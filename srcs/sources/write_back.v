==> flow/design.v <==
module WRITE_BACK #(parameter WIDTH = 32) (
	input clk,
	input reset,
	input halt,
	input [4: 0] rd_ex_sel,
	input [4: 0] rd_mem_sel,
	input [4: 0] rs1_sel,
	input [4: 0] rs2_sel,
	input [WIDTH - 1: 0] rd_ex,
	input [WIDTH - 1: 0] rd_mem,
	output [WIDTH - 1: 0] rs1,
	output [WIDTH - 1: 0] rs2
);
	reg [WIDTH - 1: 0] reg_x[WIDTH - 1: 0];
	assign rs1 = rs1_sel > 0 &&
		rd_ex_sel == rs1_sel ?
			rd_ex:
		rd_mem_sel == rs1_sel ?
			rd_mem:
		reg_x[rs1_sel];
	assign rs2 = rs2_sel > 0 &&
		rd_ex_sel == rs2_sel ?
			rd_ex:
		rd_mem_sel == rs2_sel ?
			rd_mem:
		reg_x[rs2_sel];
	wire [WIDTH - 1: 0] zero	= reg_x[0];
	wire [WIDTH - 1: 0] ra		= reg_x[1];
	wire [WIDTH - 1: 0] sp		= reg_x[2];
	wire [WIDTH - 1: 0] gp		= reg_x[3];
	wire [WIDTH - 1: 0] tp		= reg_x[4];
	wire [WIDTH - 1: 0] fp		= reg_x[8];
	wire [WIDTH - 1: 0] a0		= reg_x[10];
	wire [WIDTH - 1: 0] a1		= reg_x[11];
	wire [WIDTH - 1: 0] a2		= reg_x[12];
	wire [WIDTH - 1: 0] a3		= reg_x[13];
	wire [WIDTH - 1: 0] a4		= reg_x[14];
	wire [WIDTH - 1: 0] a5		= reg_x[15];
	wire [WIDTH - 1: 0] a6		= reg_x[16];
	wire [WIDTH - 1: 0] a7		= reg_x[17];
	wire [WIDTH - 1: 0] s0		= reg_x[8];
	wire [WIDTH - 1: 0] s1		= reg_x[9];
	wire [WIDTH - 1: 0] s2		= reg_x[18];
	wire [WIDTH - 1: 0] s3		= reg_x[19];
	wire [WIDTH - 1: 0] s4		= reg_x[20];
	wire [WIDTH - 1: 0] s5		= reg_x[21];
	wire [WIDTH - 1: 0] s6		= reg_x[22];
	wire [WIDTH - 1: 0] s7		= reg_x[23];
	wire [WIDTH - 1: 0] s8		= reg_x[24];
	wire [WIDTH - 1: 0] s9		= reg_x[25];
	wire [WIDTH - 1: 0] s10		= reg_x[26];
	wire [WIDTH - 1: 0] s11		= reg_x[27];
	wire [WIDTH - 1: 0] t0		= reg_x[5];
	wire [WIDTH - 1: 0] t1		= reg_x[6];
	wire [WIDTH - 1: 0] t2		= reg_x[7];
	wire [WIDTH - 1: 0] t3		= reg_x[28];
	wire [WIDTH - 1: 0] t4		= reg_x[29];
	wire [WIDTH - 1: 0] t5		= reg_x[30];
	wire [WIDTH - 1: 0] t6		= reg_x[31];
	genvar i;
	for (i = 0; i < WIDTH; i = i + 1) begin
		always @(posedge clk) begin
			if (reset) begin
				reg_x[i] <= 0;
			end
		end
	end
	always @(posedge clk) begin
		if (reset == 0 && halt == 0) begin
			if (rd_ex_sel > 0) begin
				reg_x[rd_ex_sel] <= rd_ex;
			end
			if (rd_mem_sel > 0 && rd_ex_sel != rd_mem_sel) begin
				reg_x[rd_mem_sel] <= rd_mem;
			end
		end
	end
endmodule
From RTL to reports: WRITE_BACK
Tool output for the design above, in the order of the flow. Line numbers count from 1 in the design file above. Operators: Yosys type, input widths -> output width; for muxes data width and select width s. Cell names lack the library's common part. A cell with -- has no value.

Top module: WRITE_BACK. Clock: clk. Cell library: sky130hd. Corner: tt_025C_1v80.

After elaboration
Source: Yosys, flattened and elaborated, memories not mapped. Widths are those after wreduce; folded enables and synchronous resets count as part of the registers. Registers that Yosys merges into a memory's read port (data or address) are not register bits. Print and check cells do not count. Equal cells are merged and count once. Yosys's memory passes give these memory sizes; they may raise the number of words (mostly to a power of two), join words into wider ones and drop unused or constant bits.

The figure for register bits is 0. Under input bits stands 87. For bits in writable memories the number is 1024. For memory cells the number is 1. Cells after elaboration: 33. Output and inout port bits: 64.

Memory list: reg_x (depth 32, width 32, RTL line 14) `reg [WIDTH - 1: 0] reg_x[WIDTH - 1: 0];`.

The entry for reduce/logical cells reads 4. The figure for eq/ne operators is 5. The figure for bitwise gates (word level) is 2. For magnitude comparators the number is 4. The figure for muxes and demuxes is 17.

Operator list (number): $mux 32 (8); $gt 5x1->1 const B (4); $eq 5x5->1 (4); $mux 5 (4); $ne 5x5->1 (1); $mux 1 (5); $logic_and 1x1->1 (4); $not 1->1 (2).

Depth
Longest topological path by Yosys (ltp), each cell counted once; first at word level (registers and memories cut), then after technology mapping (sequential cells cut; the memories' decode and read muxes count).

Word-level depth: 4. For ABC_AREA the number is 0. For mapped depth the number is 9. The entry for gate-level depth less buffers reads 5.

Synthesis result
Source: synth_stat.txt of the flow (Yosys; design flattened, memories mapped). It holds for the ABC_AREA given above (unset counts as 0); a run with the other value may have another netlist. Totals and module areas in this step are rounded.

Cell types: edfxtp_1 (number 1024, area in all 3.07E+04 um2); a22o_1 (number 1024, area in all 8.97E+03 um2); mux4_2 (number 355, area in all 8E+03 um2); mux2i_1 (number 255, area in all 2.55E+03 um2); clkbuf_1 (number 449, area in all 1.69E+03 um2); o221ai_1 (number 125, area in all 1094.8 um2); mux2_2 (number 94, area in all 1.06E+03 um2); a22oi_1 (number 83, area in all 623.098 um2); buf_2 (number 121, area in all 605.581 um2); o221a_2 (number 31, area in all 349.085 um2); buf_1 (number 89, area in all 334.07 um2); a211oi_1 (number 44, area in all 330.317 um2); o21ai_0 (number 66, area in all 330.317 um2); a211o_1 (number 33, area in all 289.027 um2); a221oi_1 (number 31, area in all 271.51 um2); a21oi_1 (number 51, area in all 255.245 um2); buf_6 (number 21, area in all 236.477 um2); nor2_1 (number 62, area in all 232.723 um2).

Not listed: further types 29, cells in them 244.

Sequential part of the area: 30700 um2. Flip-flops: 1024. The entry for buffer cells reads 688. The figure for cell count is 4202. The entry for cell area after synthesis reads 59500 um2.

Timing after synthesis
Source: OpenSTA report_checks on the synthesized netlist (no wires, ideal clock, input and output delay 20% of the period each), path of least setup slack; recovery checks are left aside. Register names are those of the netlist, which keeps one name where synthesis merged equal registers.

Path kind: input to output. From: input port rs2_sel[0]. To: output port rs2[10]. Time at the first pin: 856 ps. Period: 4280 ps. For buffers on the path the number is 4. Under stages on the path stands 7. The figure for external output delay is 856 ps. The figure for data required time is 3424 ps. Under path delay stands 1943 ps. The figure for setup slack is 625 ps. For input delay the number is 856 ps. Under data arrival time stands 2799 ps. For period reached after synthesis the number is 3655 ps.

"path delay" = arrival - input delay + setup time. At an output port there is no setup time. "stages on the path" counts driving pins, that of a launching flip-flop among them; a cell with two outputs on the path counts twice. "period reached after synthesis" is the clock period less the worst setup slack; recovery checks do not enter. This is arithmetic on one report: input and output delays are still those of the set period (20% each). Between the ends stands the longest chain of elaborated cells between them, by number of cells; it is not shown to be the way that was timed. Of several equally long chains one is given. Each line given opens the expression or statement behind the cell; cells for indexed reads and writes are added by Yosys, which also makes memories of some case tables.

Cell sequence: buf_2 > buf_2 > buf_2 > buf_2 > mux4_2 > a221oi_1 > o21ai_0. For length of the longest elaborated chain the number is 3. The figure for elaborated cells on any way between the ends is 7. The figure for RTL lines with such cells is 4. Classes of those cells: compare (1); eq/ne (2); mux (2); reduce/logical (1); memory (1).

Ends and longest elaborated chain, after synthesis: start: declaration (RTL line 8) `input [4: 0] rs2_sel,`; $gt 5x1->1 (RTL line 21) `assign rs2 = rs2_sel > 0 &&`; $logic_and 1x1->1 (RTL line 21); $mux 32 (RTL line 21); end: declaration (RTL line 12) `output [WIDTH - 1: 0] rs2`.

Timing after layout
Path of least setup slack in the final report of run 1 (OpenROAD, finished layout, wires in). Where an end is a register, its clock arrival counts in the times. The report prints the path's times to 10 ps; the period is as set.

Path kind: input to output. From: input port rs1_sel[3]. To: output port rs1[30]. For input delay the number is 1080 ps. Under data arrival time stands 4230 ps. The figure for setup slack is 80 ps. Period: 5390 ps. The figure for external output delay is 1080 ps. The figure for data required time is 4310 ps. Time at the first pin: 1080 ps. Under stages on the path stands 10. For buffers on the path the number is 5.

Between the ends stands the longest chain of elaborated cells between them, by number of cells; it is not shown to be the way that was timed. Of several equally long chains one is given.

Cell sequence: clkdlybuf4s50_1 > buf_4 > nand3b_1 > buf_12 > o22ai_1 > a311o_1 > o21ai_0 > buf_4 > o221ai_1 > clkdlybuf4s50_1. For length of the longest elaborated chain the number is 3. The figure for elaborated cells on any way between the ends is 7. The figure for RTL lines with such cells is 4. Classes of those cells: compare (1); eq/ne (2); mux (2); reduce/logical (1); memory (1).

Ends and longest elaborated chain, post-layout: start: declaration (RTL line 7) `input [4: 0] rs1_sel,`; $gt 5x1->1 (RTL line 15) `assign rs1 = rs1_sel > 0 &&`; $logic_and 1x1->1 (RTL line 15); $mux 32 (RTL line 15); end: declaration (RTL line 11) `output [WIDTH - 1: 0] rs1,`.

Appendix: measured runs

Below are 2 stored runs of the flow (Yosys, OpenROAD; platform sky130hd) on WRITE_BACK, each with its settings and what was measured, unordered. Constraints: input delay and output delay 20% of the set period each, output load 0.01 pF. "achieved clock period": clock period set for the run, less the worst setup slack. It is reckoned from that one timing run; input and output delays stay at 20% of the period that was set. "critical setup path time": the worst setup path's part of the clock period (all of it between registers, 20% less for each end at a port) less its slack. A launch clock that arrives late makes it longer, a capture clock that arrives late makes it shorter. By "total power of the final layout" is meant OpenSTA's value without simulated activity: inputs other than the clock are taken to toggle once in ten clock periods, and the tool carries that through the logic. "critical setup path time" is known to 10 ps. Measured values are rounded.

Run 1 has these settings: period_ns 5.39; CORE_UTILIZATION 31; PLACE_DENSITY_LB_ADDON 0.04; CORE_MARGIN 7; CELL_PAD_IN_SITES_GLOBAL_PLACEMENT 2; TNS_END_PERCENT 75; CTS_CLUSTER_DIAMETER 251; MIN_ROUTING_LAYER met1; MAX_ROUTING_LAYER met5; CAP_MARGIN 20; SLEW_MARGIN 20. For the critical setup path time the run shows 3,150 ps. Type of the worst setup path: input to output. The measured die area is 205,000 um2. The measured total power of the final layout is 21,800 µW. For the worst slack on setup checks the run shows 83 ps. The measured area of the standard cells in the finished layout is 69,800 um2. The achieved clock period is 5,307 ps. For the setup TNS the run shows 0 ps. The final worst hold slack stands at 845 ps. The final utilization comes to 36.7%. The cell area after synthesis stands at 59,500 um2.

Run 2 has these settings: period_ns 3.12; CORE_UTILIZATION 15; PLACE_DENSITY_LB_ADDON 0.12; CORE_ASPECT_RATIO 1.32; CORE_MARGIN 4; CELL_PAD_IN_SITES_GLOBAL_PLACEMENT 1; CELL_PAD_IN_SITES_DETAIL_PLACEMENT 1; TNS_END_PERCENT 45; GPL_TIMING_DRIVEN 1; CTS_CLUSTER_SIZE 12; CTS_CLUSTER_DIAMETER 308; SLEW_MARGIN 0; CAP_MARGIN 20. For the critical setup path time the run shows 2,960 ps. Type of the worst setup path: register to output. The measured die area is 407,000 um2. The measured total power of the final layout is 36,100 µW. For the worst slack on setup checks the run shows -467 ps. The measured area of the standard cells in the finished layout is 81,800 um2. The achieved clock period is 3,587 ps. For the setup TNS the run shows -16,500 ps. The final worst hold slack stands at 577 ps. The final utilization comes to 20.7%. The cell area after synthesis stands at 59,500 um2.
